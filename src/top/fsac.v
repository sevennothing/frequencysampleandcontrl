==> flow/design.v <==
`timescale 1ns/100ps
module crc8(
	rstn		,
	mdata_bit		,
	en			,
	clk	,
	crc
);
input rstn		;
input mdata_bit	;
input	en			;
input clk	;
output[7:0] crc		;
reg [7:0] crc;
wire bitval;
assign bitval = mdata_bit^crc[7];
always @(posedge clk or negedge rstn)
begin
	if (!rstn)
		crc = 0;
	else
	begin
		if(en == 1) 
		begin
		crc[7] = crc[6];
		crc[6] = crc[5];
		crc[5] = crc[4];
		crc[4] = crc[3] ^ bitval;
		crc[3] = crc[2];
		crc[2] = crc[1];
		crc[1] = crc[0];
		crc[0] = bitval;
		end
	end
end
endmodule
module reg_interface(
	sys_clk_25m	,
	sys_rstn	,
	reg_addr	,
	reg_wr_data	,
	reg_rd_data ,
	reg_rw_start	,
	reg_rw_end	,
	reg_out_oe	,
	reg_rw	
);
input sys_clk_25m	;
input sys_rstn	;
input [7:0] reg_addr	;
input	[7:0] reg_wr_data	;
input reg_rw	;
input reg_rw_start	;
input reg_rw_end	;
output reg_out_oe	;
output [7:0] reg_rd_data	;
parameter REG_WIDTH = 8;
reg [REG_WIDTH-1:0] fiter_ctrl	;
reg [REG_WIDTH-1:0] reg_rd_data_buf	;
reg reg_out_oe	;
assign reg_rd_data = reg_rd_data_buf;
always @(posedge sys_clk_25m)
begin
	if(~sys_rstn)
	begin
		fiter_ctrl = 7'h00;
		reg_rd_data_buf = 7'h00;
	end
	else
	if(reg_rw_start && reg_rw)
	begin
	case(reg_addr)
	7'h10:
		begin
			reg_rd_data_buf = fiter_ctrl;
		end
	endcase
	reg_out_oe = 1;
	end
	else
	if(reg_rw_start && ~reg_rw)
	begin
	case(reg_addr)
	7'h10:
		begin
			fiter_ctrl = reg_wr_data;
		end
	endcase
	end
	else
	if(reg_rw_end)
		reg_out_oe = 0;
end
endmodule
`timescale 1ns/100ps
module spi_slave
	(
    sys_clk_25m	,
	 sys_rstn		,
	 spi_clk		,
	 spi_cs_n	,
 	 spi_mosi	,
	 spi_miso	,
	 spi_out_oe	,
	 spi_reg_addr	,
	 spi_wr_data	,
	 spi_rd_data	,
	 spi_rw			,
	 spi_data_start	,
	 spi_sel_start	,
	 spi_sel_end
	);
input sys_clk_25m ;
input sys_rstn		;
input spi_clk		;
input spi_mosi		;
input spi_cs_n		;
output spi_miso	;
output	[7:0]	spi_reg_addr	;
output	[7:0]	spi_wr_data		;
input		[7:0]	spi_rd_data		;
output			spi_rw			;
input				spi_out_oe		;
output			spi_sel_end		;
output 			spi_data_start	;
output			spi_sel_start	;
parameter	UDLY	=2;
reg [2:0]	spi_clk_reg			;
reg [2:0]	spi_csn_reg			;
reg [1:0]	spi_mosi_reg		;
reg 			spi_miso				;
reg [2:0]	spi_bitcnt			;  
reg [7:0]	spi_data_fifo		;  
reg [7:0]	spi_wr_data			;  
reg 			spi_recved_byte	;  
reg [1:0]	spi_data_cnt		;  
reg [7:0]	spi_reg_addr		;  
reg			spi_rw				;
reg			spi_data_start		;
wire sck_risingedge = (spi_clk_reg[2:1]==2'b01);
wire sck_fallingedge = (spi_clk_reg[2:1]==2'b10);
wire spi_sel_active = ~spi_csn_reg[1];
wire spi_sel_start = (spi_csn_reg[2:1]==2'b10);
wire spi_sel_end = (spi_csn_reg[2:1]==2'b01);
wire spi_mosi_data = spi_mosi_reg[1];
always @(posedge sys_clk_25m)
	spi_csn_reg <= {spi_csn_reg[1:0],spi_cs_n};
always @(posedge sys_clk_25m)
	spi_clk_reg <= {spi_clk_reg[1:0],spi_clk};
always @(posedge sys_clk_25m)
	spi_mosi_reg <= {spi_mosi_reg[0],spi_mosi};
always @(posedge sys_clk_25m)
begin
  if(~spi_sel_active)
	  spi_bitcnt <= 3'b000;
  else
  if(sck_risingedge)
  begin
	  spi_bitcnt <= spi_bitcnt + 3'b001;
	  spi_data_fifo	<= {spi_data_fifo[6:0],spi_mosi};
	  if(spi_out_oe)
	    spi_miso <= spi_rd_data[spi_bitcnt];
	  else
		 spi_miso <= 0;
  end
end
always @(posedge sys_clk_25m)
	spi_recved_byte <= spi_sel_active && sck_risingedge && (spi_bitcnt == 3'b111);
always @(negedge sys_clk_25m)
begin
  if(~spi_sel_active)
	  spi_data_cnt <= 2'b00;
  else
  if(spi_recved_byte)
  begin
	  spi_data_cnt <= spi_data_cnt + 2'b01;
	  spi_wr_data <= spi_data_fifo[7:0];
  end
end
always @(posedge sys_clk_25m)
begin
  if(spi_data_cnt==2'b01)
  begin
	  spi_reg_addr <= {1'b0,spi_wr_data[6:0]};
  	  spi_rw = spi_wr_data[7];
  end
end
always @(posedge sys_clk_25m)
begin
  if(~spi_sel_active)
	  spi_data_start <= 0;
  else
  if(spi_rw)
  begin
	  spi_data_start <= 1;
  end
  else
  if (spi_data_cnt ==2'b10)
  begin
		spi_data_start <= 1;
  end
end
always @(posedge sys_clk_25m)
begin
	if(spi_out_oe)
	begin
	end
end
endmodule
module fsac
(
	 sys_clk_25m	,
	 sys_rstn		,
	 spi_clk		,
	 spi_cs_n	,
 	 spi_mosi	,
	 spi_miso	,	
	 filter_switch
);
input sys_clk_25m ;
input sys_rstn		;
input spi_clk		;
input spi_mosi		;
input spi_cs_n		;
output spi_miso	;
output[7:0]	filter_switch	;
wire	 spi_out_oe ;
wire	 spi_rw		;
wire 	 spi_data_start	;
wire	 spi_sel_start		;
wire	 spi_sel_end	;
wire [7:0]	 spi_rd_data	;
wire [7:0]	 spi_wr_data	;
wire [7:0]	 spi_reg_addr	;
wire [7:0]	 crc_data	;
spi_slave spi_interface(
	.sys_clk_25m(sys_clk_25m),
	.sys_rstn(sys_rstn),
	.spi_clk(spi_clk),
	.spi_cs_n(spi_cs_n),
	.spi_miso(spi_miso),
	.spi_mosi(spi_mosi),
	.spi_out_oe(spi_out_oe),
	.spi_rd_data(spi_rd_data),
	.spi_wr_data(spi_wr_data),
	.spi_reg_addr(spi_reg_addr),
	.spi_data_start(spi_data_start),
	.spi_rw(spi_rw),
	.spi_sel_start(spi_sel_start),
	.spi_sel_end(spi_sel_end)
);
crc8 get_crc(
	.rstn(sys_rstn),
	.mdata_bit(spi_mosi),
	.en(spi_sel_start),
	.clk(spi_clk),
	.crc(crc_data)
);
reg_interface reg_if(
	.sys_clk_25m(sys_clk_25m)	,
	.sys_rstn(sys_rstn)	,
	.reg_addr(spi_reg_addr)	,
	.reg_wr_data(spi_wr_data)	,
	.reg_rd_data(spi_rd_data)	,
	.reg_rw_start(spi_data_start)	,
	.reg_rw_end(spi_sel_end)	,
	.reg_out_oe(spi_out_oe)	,
	.reg_rw(spi_rw)
);
endmodule
Reports on fsac
What the tools print for fsac, step after step.
Lines are those of the file above, counted from 1.
Operators: Yosys type, input widths -> output width; for muxes data width and select width s.
Cell names lack the library's common part.
{"block": "setup", "design": "fsac", "clk_port": "sys_clk_25m", "cell_library": "sky130hd", "pvt_corner": "tt_025C_1v80"}

After elaboration
Counts by Yosys on the flattened word-level netlist (proc, flatten, opt, wreduce; memories kept). Register bits leave out memories and registers merged into their read ports (data or address). Print and check cells are left out. Cells with the same type and inputs are merged into one.
{"block": "bits", "in_bits": 5, "reg_bits": 55, "output_inout_bits": 9, "wordCells": 39}
{"block": "op_classes", "reduce_and_logical": 9, "n_mux": 4, "equal": 6, "n_logic": 3, "addsub": 2, "shift": 1}
{"block": "op_table", "cell": "$shiftx 8x3->1", "count": 1}
{"block": "op_table", "cell": "$eq 7x5->1 const B", "count": 1}
{"block": "op_table", "cell": "$eq 2x1->1 const B", "count": 3}
{"block": "op_table", "cell": "$reduce_and 2->1", "count": 3}
{"block": "op_table", "cell": "$logic_and 1x1->1", "count": 4}
{"block": "op_table", "cell": "$mux 1", "count": 4}
{"block": "op_table", "cell": "$not 1->1", "count": 3}
{"block": "op_table", "cell": "$add 3x1->3 const B", "count": 1}
{"block": "op_table", "cell": "$eq 3x3->1 const B", "count": 1}
{"block": "op_table", "cell": "$reduce_and 3->1", "count": 1}
{"block": "op_table", "cell": "$add 2x1->2 const B", "count": 1}
{"block": "op_table", "cell": "$eq 2x2->1 const B", "count": 1}
{"block": "op_table", "cell": "$reduce_bool 2->1", "count": 1}

Logic depth
Longest topological path by Yosys (ltp), each cell counted once; first at word level (registers and memories cut), then after technology mapping (sequential cells cut; the memories' decode and read muxes count).
{"block": "logic_depth", "ltp_word": 3, "abc_area": 0, "ltp_mapped": 4, "mapped_depth_nobuf": 4}

Synthesis result
Yosys stat after the flow's synthesis: flattened, memories mapped to cells. It holds for the ABC_AREA given above (unset counts as 0); a run with the other value may have another netlist.
{"block": "by_type", "cell": "edfxtp_1", "count": 26, "area_total_um2": 780.749}
{"block": "by_type", "cell": "dfxtp_1", "count": 29, "area_total_um2": 580.557}
{"block": "by_type", "cell": "mux2i_1", "count": 18, "area_total_um2": 180.173}
{"block": "by_type", "cell": "nand2_1", "count": 25, "area_total_um2": 93.84}
{"block": "by_type", "cell": "buf_4", "count": 8, "area_total_um2": 60.058}
{"block": "by_type", "cell": "ha_1", "count": 4, "area_total_um2": 50.048}
{"block": "by_type", "cell": "mux4_2", "count": 2, "area_total_um2": 45.043}
{"block": "by_type", "cell": "nor2_1", "count": 7, "area_total_um2": 26.275}
{"block": "by_type", "cell": "nor4b_4", "count": 1, "area_total_um2": 23.773}
{"block": "by_type", "cell": "and2_1", "count": 2, "area_total_um2": 12.512}
{"block": "by_type", "cell": "buf_6", "count": 1, "area_total_um2": 11.261}
{"block": "by_type", "cell": "clkbuf_1", "count": 3, "area_total_um2": 11.261}
{"block": "by_type", "cell": "inv_1", "count": 3, "area_total_um2": 11.261}
{"block": "by_type", "cell": "nand3_2", "count": 1, "area_total_um2": 10.01}
{"block": "by_type", "cell": "nor3_1", "count": 2, "area_total_um2": 10.01}
{"block": "by_type", "cell": "nand4b_1", "count": 1, "area_total_um2": 8.758}
{"block": "by_type", "cell": "xnor2_1", "count": 1, "area_total_um2": 8.758}
{"block": "by_type", "cell": "xor2_1", "count": 1, "area_total_um2": 8.758}
Not listed: further types 9, cells in them 9.
{"block": "synth_totals", "ffs": 55, "buf_cells": 13, "yosys_area_um2": 1989.4, "mapped_cells": 144, "seq_area_um2": 1361.3}
The figures by module come from a second, unflattened synthesis with its own total; it is not the netlist above.
{"block": "hier_totals", "hier_cells": 150, "hier_area_um2": 2038.2}
Rows give one instance, submodules left out.
{"block": "modules", "mod": "spi_slave", "instances": 1, "area_um2": 1266.2, "n_cells": 73, "seq_area_um2": 1011.0}
{"block": "modules", "mod": "reg_interface", "instances": 1, "area_um2": 708.2, "n_cells": 68, "seq_area_um2": 350.3}
{"block": "modules", "mod": "fsac", "instances": 1, "area_um2": 63.8, "n_cells": 9, "seq_area_um2": 0.0}

Hand-over note for fsac

Measured results for fsac: 2 stored runs of the Yosys and OpenROAD flow on sky130hd. The settings differ; the order carries no meaning. The constraints put input and output delay at 20% of the set period each and load the outputs with 0.01 pF.
"power_total_mw" rests on the timing tool's default activity at the inputs, not on a simulated workload.

{"run": "run A", "settings": { "period_ns": 2.76, "SETUP_SLACK_MARGIN": 0.3, "CAP_MARGIN": 20, "CORE_MARGIN": 2, "CORE_UTILIZATION": 40, "SLEW_MARGIN": 20 }, "results": { "util_pct": 46.7, "power_total_mw": 1.415, "yosys_chip_area_um2": 1989.4, "final_hold_ws_ns": 0.337, "design.die.area_um2": 5554.0, "final_setup_tns_ns": 0.000, "timing.setup.ws_ns": 0.381, "post_route_stdcell_area_um2": 2218.4 }}
{"run": "run B", "settings": { "period_ns": 1.93, "CORE_UTILIZATION": 22, "SETUP_SLACK_MARGIN": 0.05, "PLACE_DENSITY_LB_ADDON": 0.07, "CELL_PAD_IN_SITES_DETAIL_PLACEMENT": 0, "CTS_CLUSTER_SIZE": 72, "MAX_ROUTING_LAYER": "met4", "CAP_MARGIN": 20, "CORE_MARGIN": 2, "SLEW_MARGIN": 20 }, "results": { "util_pct": 26.9, "power_total_mw": 2.023, "yosys_chip_area_um2": 1989.4, "final_hold_ws_ns": 0.334, "design.die.area_um2": 9819.8, "final_setup_tns_ns": 0.000, "timing.setup.ws_ns": 0.030, "post_route_stdcell_area_um2": 2353.5 }}

End of note.
